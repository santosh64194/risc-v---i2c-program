==> flow/design.v <==
`timescale 1ns/1ps
module iic_controller (
    input  wire       clk,
    input  wire       rst,
    input  wire       i_rw,
    input  wire [6:0] slave_addr,
    input  wire [7:0] data,
    output wire [7:0] o_data,
    output wire       o_done,
    output wire       o_ack_error,
    inout  wire       sda,
    output wire       scl
);
    localparam integer SCL_HALF_CNT = 10'd62;
    localparam integer SCL_FULL_CNT = 10'd124;
    localparam IDLE          = 5'd0;
    localparam START_COND    = 5'd1;
    localparam SEND_BYTE     = 5'd2;
    localparam SCL_LOW       = 5'd3;
    localparam SCL_HIGH      = 5'd4;
    localparam ACK_WAIT      = 5'd5;
    localparam ACK_SCL_HIGH  = 5'd6;
    localparam ACK_DECIDE    = 5'd7;
    localparam ACK_SCL_LOW   = 5'd8;
    localparam READ_BYTE     = 5'd9;
    localparam READ_SCL_LOW  = 5'd10;
    localparam READ_SCL_HIGH = 5'd11;
    localparam READ_ACK_SEND = 5'd12;
    localparam READ_ACK_HIGH = 5'd13;
    localparam READ_ACK_LOW  = 5'd14;
    localparam STOP_COND_1   = 5'd15;
    localparam STOP_COND_2   = 5'd16;
    localparam STOP_FINISH   = 5'd17;
    localparam DONE          = 5'd18;
    reg [4:0]  state, next_state;
    reg [9:0]  clk_counter, next_clk_counter;
    reg [2:0]  bit_counter, next_bit_counter;
    reg [7:0]  data_buffer, next_data_buffer;
    reg [7:0]  read_buffer, next_read_buffer;
    reg [7:0]  data_reg;
    reg [6:0]  slave_addr_reg;
    reg        rw_bit;
    reg        sda_drive, next_sda_drive;
    reg        sda_data, next_sda_data;
    reg        scl_reg, next_scl;
    reg        ack_error, next_ack_error;
    reg        sent_address_flag, next_sent_address_flag;
    reg        done_pulse, next_done_pulse;
    reg scl_prev;
    wire scl_rising = (scl_prev == 0 && scl_reg == 1);
    assign sda = (sda_drive) ? sda_data : 1'bz;
    assign scl = scl_reg;
    assign o_data = read_buffer;
    assign o_ack_error = ack_error;
    assign o_done = done_pulse;
    always @(posedge clk or posedge rst) begin
        if (rst) begin
            state               <= IDLE;
            clk_counter         <= 0;
            bit_counter         <= 3'd7;
            data_buffer         <= 8'h00;
            read_buffer         <= 8'h00;
            data_reg            <= 8'h00;
            slave_addr_reg      <= 7'h00;
            rw_bit              <= 1'b0;
            sda_drive           <= 1'b0;
            sda_data            <= 1'b1;
            scl_reg             <= 1'b1;
            ack_error           <= 1'b0;
            sent_address_flag   <= 1'b0;
            done_pulse          <= 1'b0;
            scl_prev            <= 1'b1;
        end else begin
            scl_prev            <= scl_reg;
            state               <= next_state;
            clk_counter         <= next_clk_counter;
            bit_counter         <= next_bit_counter;
            data_buffer         <= next_data_buffer;
            read_buffer         <= next_read_buffer;
            sda_drive           <= next_sda_drive;
            sda_data            <= next_sda_data;
            scl_reg             <= next_scl;
            ack_error           <= next_ack_error;
            sent_address_flag   <= next_sent_address_flag;
            done_pulse          <= next_done_pulse;
            if (state == IDLE && next_state == START_COND) begin
                data_reg       <= data;
                slave_addr_reg <= slave_addr;
                rw_bit         <= i_rw;
            end
            if (state == ACK_SCL_HIGH && clk_counter >= (SCL_FULL_CNT - 2)) begin
                if (sda == 1'b1)
                    ack_error <= 1'b1;  
                else
                    ack_error <= 1'b0;  
            end
            if (state == READ_SCL_HIGH && clk_counter == SCL_HALF_CNT) begin
                read_buffer[bit_counter] <= sda;
            end
        end
    end
    always @(*) begin
        next_state             = state;
        next_clk_counter       = clk_counter;
        next_bit_counter       = bit_counter;
        next_data_buffer       = data_buffer;
        next_read_buffer       = read_buffer;
        next_sda_drive         = sda_drive;
        next_sda_data          = sda_data;
        next_scl               = scl_reg;
        next_ack_error         = ack_error;
        next_sent_address_flag = sent_address_flag;
        next_done_pulse        = 1'b0;
        if (state == IDLE) begin
            next_ack_error         = 1'b0;
            next_sent_address_flag = 1'b0;
            next_done_pulse        = 1'b0;
        end
        case (state)
            IDLE: begin
                next_scl = 1;
                next_sda_drive = 0;
                next_sda_data = 1;
                if (!rst) begin
                    next_state = START_COND;
                end
            end
            START_COND: begin
                next_sda_drive   = 1;
                next_sda_data    = 0;
                next_clk_counter = 0;
                next_bit_counter = 3'd7;
                next_data_buffer = {slave_addr_reg, rw_bit};
                next_state       = SEND_BYTE;
            end
            SEND_BYTE: begin
                next_scl         = 1;
                next_sda_drive   = 1;
                next_sda_data    = data_buffer[bit_counter];
                next_clk_counter = 0;
                next_state       = SCL_LOW;
            end
            SCL_LOW: begin
                next_scl = 0;
                if (clk_counter >= SCL_FULL_CNT) begin
                    next_clk_counter = 0;
                    next_state       = SCL_HIGH;
                end else begin
                    next_clk_counter = clk_counter + 1;
                end
            end
            SCL_HIGH: begin
                next_scl = 1;
                if (clk_counter >= SCL_FULL_CNT) begin
                    next_clk_counter = 0;
                    if (bit_counter == 3'd0) begin
                        next_state = ACK_WAIT;
                    end else begin
                        next_bit_counter = bit_counter - 1;
                        next_state       = SEND_BYTE;
                    end
                end else begin
                    next_clk_counter = clk_counter + 1;
                end
            end
            ACK_WAIT: begin
                next_scl         = 0;
                next_sda_drive   = 0;
                if (clk_counter >= SCL_FULL_CNT) begin
                    next_clk_counter = 0;
                    next_state = ACK_SCL_HIGH;
                end else begin
                    next_clk_counter = clk_counter + 1;
                end
            end
            ACK_SCL_HIGH: begin
                next_scl = 1;
                if (clk_counter >= SCL_FULL_CNT) begin
                    next_clk_counter = 0;
                    next_state = ACK_DECIDE;
                end else begin
                    next_clk_counter = clk_counter + 1;
                end
            end
            ACK_DECIDE: begin
                next_scl = 0;
                if (ack_error == 1'b1) begin
                    next_state = STOP_COND_1;  
                end else begin
                    next_state = ACK_SCL_LOW;
                end
            end
            ACK_SCL_LOW: begin
                next_scl = 0;
                if (!sent_address_flag) begin
                    next_sent_address_flag = 1;
                    next_bit_counter = 3'd7;
                    if (rw_bit == 1'b0) begin
                        next_data_buffer = data_reg;
                        next_state = SEND_BYTE;
                    end else begin
                        next_state = READ_BYTE;
                    end
                end else begin
                    next_state = STOP_COND_1;
                end
            end
            READ_BYTE: begin
                next_scl = 1;
                next_sda_drive = 0;
                next_clk_counter = 0;
                next_state = READ_SCL_LOW;
            end
            READ_SCL_LOW: begin
                next_scl = 0;
                if (clk_counter >= SCL_FULL_CNT) begin
                    next_clk_counter = 0;
                    next_state = READ_SCL_HIGH;
                end else begin
                    next_clk_counter = clk_counter + 1;
                end
            end
            READ_SCL_HIGH: begin
                next_scl = 1;
                if (clk_counter >= SCL_FULL_CNT) begin
                    next_clk_counter = 0;
                    if (bit_counter == 3'd0) begin
                        next_state = READ_ACK_SEND;
                    end else begin
                        next_bit_counter = bit_counter - 1;
                        next_state = READ_BYTE;
                    end
                end else begin
                    next_clk_counter = clk_counter + 1;
                end
            end
            READ_ACK_SEND: begin
                next_scl = 0;
                next_sda_drive = 1;
                next_sda_data  = 1;
                next_clk_counter = 0;
                next_state = READ_ACK_HIGH;
            end
            READ_ACK_HIGH: begin
                next_scl = 1;
                if (clk_counter >= SCL_FULL_CNT) begin
                    next_clk_counter = 0;
                    next_state = READ_ACK_LOW;
                end else begin
                    next_clk_counter = clk_counter + 1;
                end
            end
            READ_ACK_LOW: begin
                next_scl = 0;
                next_state = STOP_COND_1;
            end
            STOP_COND_1: begin
                next_scl = 0;
                next_sda_drive = 1;
                next_sda_data  = 0;
                next_clk_counter = 0;
                next_state = STOP_COND_2;
            end
            STOP_COND_2: begin
                next_scl = 1;
                if (clk_counter >= SCL_FULL_CNT) begin
                    next_clk_counter = 0;
                    next_state = STOP_FINISH;
                end else begin
                    next_clk_counter = clk_counter + 1;
                end
            end
            STOP_FINISH: begin
                next_scl = 1;
                next_sda_drive = 0;
                next_done_pulse = 1'b1;
                next_state = DONE;
            end
            DONE: begin
                next_done_pulse = 1'b0;
                next_state = IDLE;
            end
            default: begin
                next_state = IDLE;
            end
        endcase
    end
endmodule
`timescale 1ns/1ps
module iic_oled_mode_hello (
    input  wire clk,
    input  wire rst,
    output wire scl,
    inout  wire sda
);
    wire [7:0] o_data;
    wire o_done;
    wire o_ack_error;
    reg        start_flag;
    reg [7:0]  data_reg;
    reg [6:0]  slave_addr;
    reg        rw_bit;
    reg [3:0]  step;
    reg        send_next;
    iic_controller i2c_master (
        .clk(clk),
        .rst(rst),
        .i_rw(rw_bit),
        .slave_addr(slave_addr),
        .data(data_reg),
        .o_data(o_data),
        .o_done(o_done),
        .o_ack_error(o_ack_error),
        .sda(sda),
        .scl(scl)
    );
    always @(posedge clk or posedge rst) begin
        if (rst) begin
            step <= 0;
            rw_bit <= 0;
            slave_addr <= 7'h3C;
            data_reg <= 8'h00;
            send_next <= 0;
        end else begin
            case (step)
                0: begin
                    data_reg <= 8'h40;
                    rw_bit <= 0;
                    step <= 1;
                    send_next <= 1;
                end
                1: if (o_done) begin
                    step <= 2;
                    data_reg <= 8'h48;  
                    send_next <= 1;
                end
                2: if (o_done) begin
                    step <= 3;
                    data_reg <= 8'h65;  
                    send_next <= 1;
                end
                3: if (o_done) begin
                    step <= 4;
                    data_reg <= 8'h6C;  
                    send_next <= 1;
                end
                4: if (o_done) begin
                    step <= 5;
                    data_reg <= 8'h6C;  
                    send_next <= 1;
                end
                5: if (o_done) begin
                    step <= 6;
                    data_reg <= 8'h6F;  
                    send_next <= 1;
                end
                6: if (o_done) begin
                    step <= 7;
                    send_next <= 0;
                end
                default: step <= step;
            endcase
        end
    end
endmodule
# --- Step by step through the tools: iic_oled_mode_hello ---
# The steps from the RTL of iic_oled_mode_hello to its reports follow in flow order.
# Lines are those of the file above, counted from 1.
# Library cell names are shortened.
setup:
  design: "iic_oled_mode_hello"
  clock_port: "clk"
  library: "sky130hd"
  lib_corner: "tt_025C_1v80"

# --- Word-level counts ---
# Yosys after proc, flatten, opt, wreduce and memory -nomap, before mapping. Memory bits, and registers merged into a memory's read port (data or address), are not among the register bits. Print and check cells are not counted. Equal cells are merged and count once.
classes:
  n_addsub: 2
  mul: 0
  n_div: 0
  cmp: 2
  n_eq: 34
  shift: 1
  muxes: 45
  logic: 0
  reduce_and_logical: 28
ops:
  columns: ["op", "n"]
  rows:
  - ["case mux 5 bit (select 18 bit)", 1]
  - ["two-way mux 5 bit", 9]
  - ["equality test 5 x 4 -> 1 bit (second input constant)", 8]
  - ["case mux 8 bit (select 5 bit)", 1]
  - ["two-way mux 8 bit", 5]
  - ["case mux 4 bit (select 7 bit)", 1]
  - ["two-way mux 4 bit", 7]
  - [">= comparator 10 x 7 -> 1 bit (second input constant)", 2]
  - ["equality test 5 x 3 -> 1 bit (second input constant)", 4]
  - ["case mux 10 bit (select 2 bit)", 1]
  - ["two-way mux 3 bit", 6]
  - ["!= test 2 x 1 -> 1 bit (second input constant)", 8]
  - ["OR reduction 8 bit", 2]
  - ["case mux 8 bit (select 2 bit)", 1]
  - ["equality test 4 x 3 -> 1 bit (second input constant)", 3]
  - ["adder 10 x 1 -> 10 bit (second input constant)", 1]
  - ["equality test 5 x 1 -> 1 bit (second input constant)", 2]
  - ["equality test 5 x 2 -> 1 bit (second input constant)", 2]
  - ["equality test 5 bit (second input constant)", 2]
  - ["two-way mux 10 bit", 1]
  - ["nonzero test 9 bit", 1]
  - ["OR reduction 9 bit", 1]
  - ["case mux 3 bit (select 3 bit)", 1]
  - ["nonzero test 2 bit", 4]
  - ["OR reduction 2 bit", 4]
  - ["equality test 4 x 2 -> 1 bit (second input constant)", 2]
  - ["OR reduction 4 bit", 2]
  - ["variable part select 8 x 3 -> 1 bit", 1]
# Other operator kinds: 19; their cells: 29.
bits:
  regBits: 53
  latch_bits: 0
  ramBits: 0
  rom_bits: 0
  clocked_rd_ports_x_width: 0
  memories: 0
  in_bits: 2
  output_inout_bits: 2
  wordCells: 126

# --- Depth ---
# Longest topological path by Yosys (ltp), each cell counted once; first at word level (registers and memories cut), then after technology mapping (sequential cells cut; the memories' decode and read muxes count).
logic_depth:
  depth_word: 6
  ABC_AREA: 1
  mapped_depth: 10
  ltp_nobuf: 10

# --- Mapped cells and area ---
# The flow's flattened synthesis, as Yosys stat reports it; memories are mapped. The netlist is that of the ABC_AREA named above (0 if unset); the other value can give another one.
by_type:
  columns: ["cell_type", "n"]
  rows:
  - ["dfrtp_1", 53]
  - ["nand2_1", 67]
  - ["dfstp_2", 7]
  - ["inv_1", 46]
  - ["o21ai_0", 30]
  - ["nor2_1", 36]
  - ["nand3_1", 18]
  - ["o21ai_2", 7]
  - ["nand4_1", 9]
  - ["ha_1", 4]
  - ["nand2_4", 4]
  - ["xor2_1", 5]
  - ["nor3_4", 2]
  - ["nor2_4", 2]
  - ["nand4_4", 1]
  - ["a21oi_2", 2]
  - ["nor3_1", 3]
  - ["o21ai_1", 3]
# Not listed: further types 20, cells in them 22.
synth_totals:
  cell_count: 321
  synth_area_mm2: 0.002844
  sequential_area_mm2: 0.0015102
  flip_flops: 60
  buffers: 3

# --- Worst setup path after synthesis ---
# OpenSTA on the mapped netlist: ideal clock, no wires. The path of least setup slack (recovery checks aside). Input and output delay are each 20% of the period. Register names are those of the netlist, which keeps one name where synthesis merged equal registers.
synth_path:
  path_kind: "in2reg"
  startpoint: "in rst"
  endpoint: "reg i2c_master.data_reg[0]"
  clock_period_ps: 2020
  input_delay_ps: 404
  setup_ps: 117
  t_first_pin_ps: 404
  arrival_ps: 2350
  required_ps: 1903
  setup_slack_ps: -447
  path_delay_ps: 2063
  driving_pins: 8
  synth_period_reached_ps: 2467
# "path_delay_ps" = arrival - input delay + setup time.
# "driving_pins" counts driving pins, that of a launching flip-flop among them; a cell with two outputs on the path counts twice.
# "synth_period_reached_ps" is the clock period less the worst setup slack; recovery checks do not enter. This is arithmetic on one report: input and output delays are still those of the set period (20% each).
# The rows between start and end are the longest chain of elaborated cells between them; the timing report does not say that the signal goes this way. Where chains are equally long, one stands for them.
# Each line given opens the expression or statement behind the cell; cells for indexed reads and writes are added by Yosys, which also makes memories of some case tables.
synth_via:
  cell_sequence: "inv_1 > nand2_1 > nand3_1 > nor2_1 > nand3_2 > nand4_4 > nand2_1 > nand2_1"
  elab_chain_len: 4
  cone_cells: 4
  cone_lines: 3
  cone_classes: "1 x eq/ne; 2 x mux; 1 x reduce/logical"
synth_rtl:
  columns: ["element", "line", "text"]
  rows:
  - ["start, declared", 292, "input  wire rst,"]
  - ["two-way mux 5 bit", 124, "if (!rst) begin"]
  - ["case mux 5 bit (select 18 bit)", 119, "case (state)"]
  - ["equality test 5 x 1 -> 1 bit", 86, "if (state == IDLE && next_state == START_COND) begin"]
  - ["logical AND 1 bit", 86, null]
  - ["end, assigned", 63, "data_reg            <= 8'h00;"]
  - ["end, assigned", 87, "data_reg       <= data;"]
  - ["end, declared", 40, "reg [7:0]  data_reg;"]

# --- Timing after layout ---
# Path of least setup slack in the final report of stored run 1 (OpenROAD, finished layout, wires in). Where an end is a register, its clock arrival counts in the times.
# The path's times are printed in steps of 10 ps; the period is the one set.
layout_path:
  path_kind: "reg2out"
  startpoint: "reg i2c_master.scl_reg"
  endpoint: "out scl"
  clock_period_ps: 2370
  out_delay_ps: 470
  t_first_pin_ps: 340
  arrival_ps: 1400
  required_ps: 1900
  setup_slack_ps: 490
  driving_pins: 2
layout_via:
  cell_sequence: "dfstp_2 > clkdlybuf4s50_1"
  elab_chain_len: 0
  cone_cells: 0
  cone_lines: 0
layout_rtl:
  columns: ["element", "line", "text"]
  rows:
  - ["start, declared", 45, "reg        scl_reg, next_scl;"]
  - ["start, assigned", 68, "scl_reg             <= 1'b1;"]
  - ["start, assigned", 82, "scl_reg             <= next_scl;"]
  - ["end, declared", 293, "output wire scl,"]

# Flow measurements of iic_oled_mode_hello on sky130hd: 2 stored runs with different settings, listed in no order. Input and output delays are each 20% of the period that was set; the output load is 0.01 pF.
# "achieved_period_ps" = clock period - worst setup slack. The figure is calculated, with input and output delays left at 20% of the set period.
# "critical_path_time_ps" = time allowed to the worst setup path (clock period - input delay - output delay, where it has them) - its slack; a late launch clock adds to it, a late capture clock takes from it.
# "power_total_uw" rests on the timing tool's default activity at the inputs, not on a simulated workload.
# "critical_path_time_ps" is known to 10 ps.
runs:
  - name: "stored run 1"
    settings:
      period_ns: 2.37
      CORE_UTILIZATION: 50
      SETUP_SLACK_MARGIN: 0.31
      PLACE_DENSITY: 0.94
      CORE_ASPECT_RATIO: 0.54
      CELL_PAD_IN_SITES_GLOBAL_PLACEMENT: 0
      ABC_AREA: 1
      GPL_ROUTABILITY_DRIVEN: 1
      CAP_MARGIN: 30
      SLEW_MARGIN: 0
      MAX_ROUTING_LAYER: "met4"
      CORE_MARGIN: 2
    results:
      achieved_period_ps: 1878
      worstSetupSlack_ps: 492
      total_die_area_mm2: 0.0063359
      final_cell_area_mm2: 0.0031906
      power_total_uw: 2513
      fin_hold_ws_ps: 407
      critical_path_time_ps: 1400
      worst_path_kind: "reg2out"
      layout_utilization_frac: 0.574
      yosys_chip_area_mm2: 0.002844
  - name: "stored run 2"
    settings:
      period_ns: 2.27
      CORE_UTILIZATION: 52
      PLACE_DENSITY_LB_ADDON: 0.18
      CORE_MARGIN: 5
      TNS_END_PERCENT: 25
      MAX_ROUTING_LAYER: "met5"
      CAP_MARGIN: 20
      SLEW_MARGIN: 20
    results:
      achieved_period_ps: 1921
      worstSetupSlack_ps: 349
      total_die_area_mm2: 0.0067799
      final_cell_area_mm2: 0.0030742
      power_total_uw: 2405
      fin_hold_ws_ps: 266
      critical_path_time_ps: 1920
      worst_path_kind: "reg2reg"
      layout_utilization_frac: 0.602
      yosys_chip_area_mm2: 0.0027214
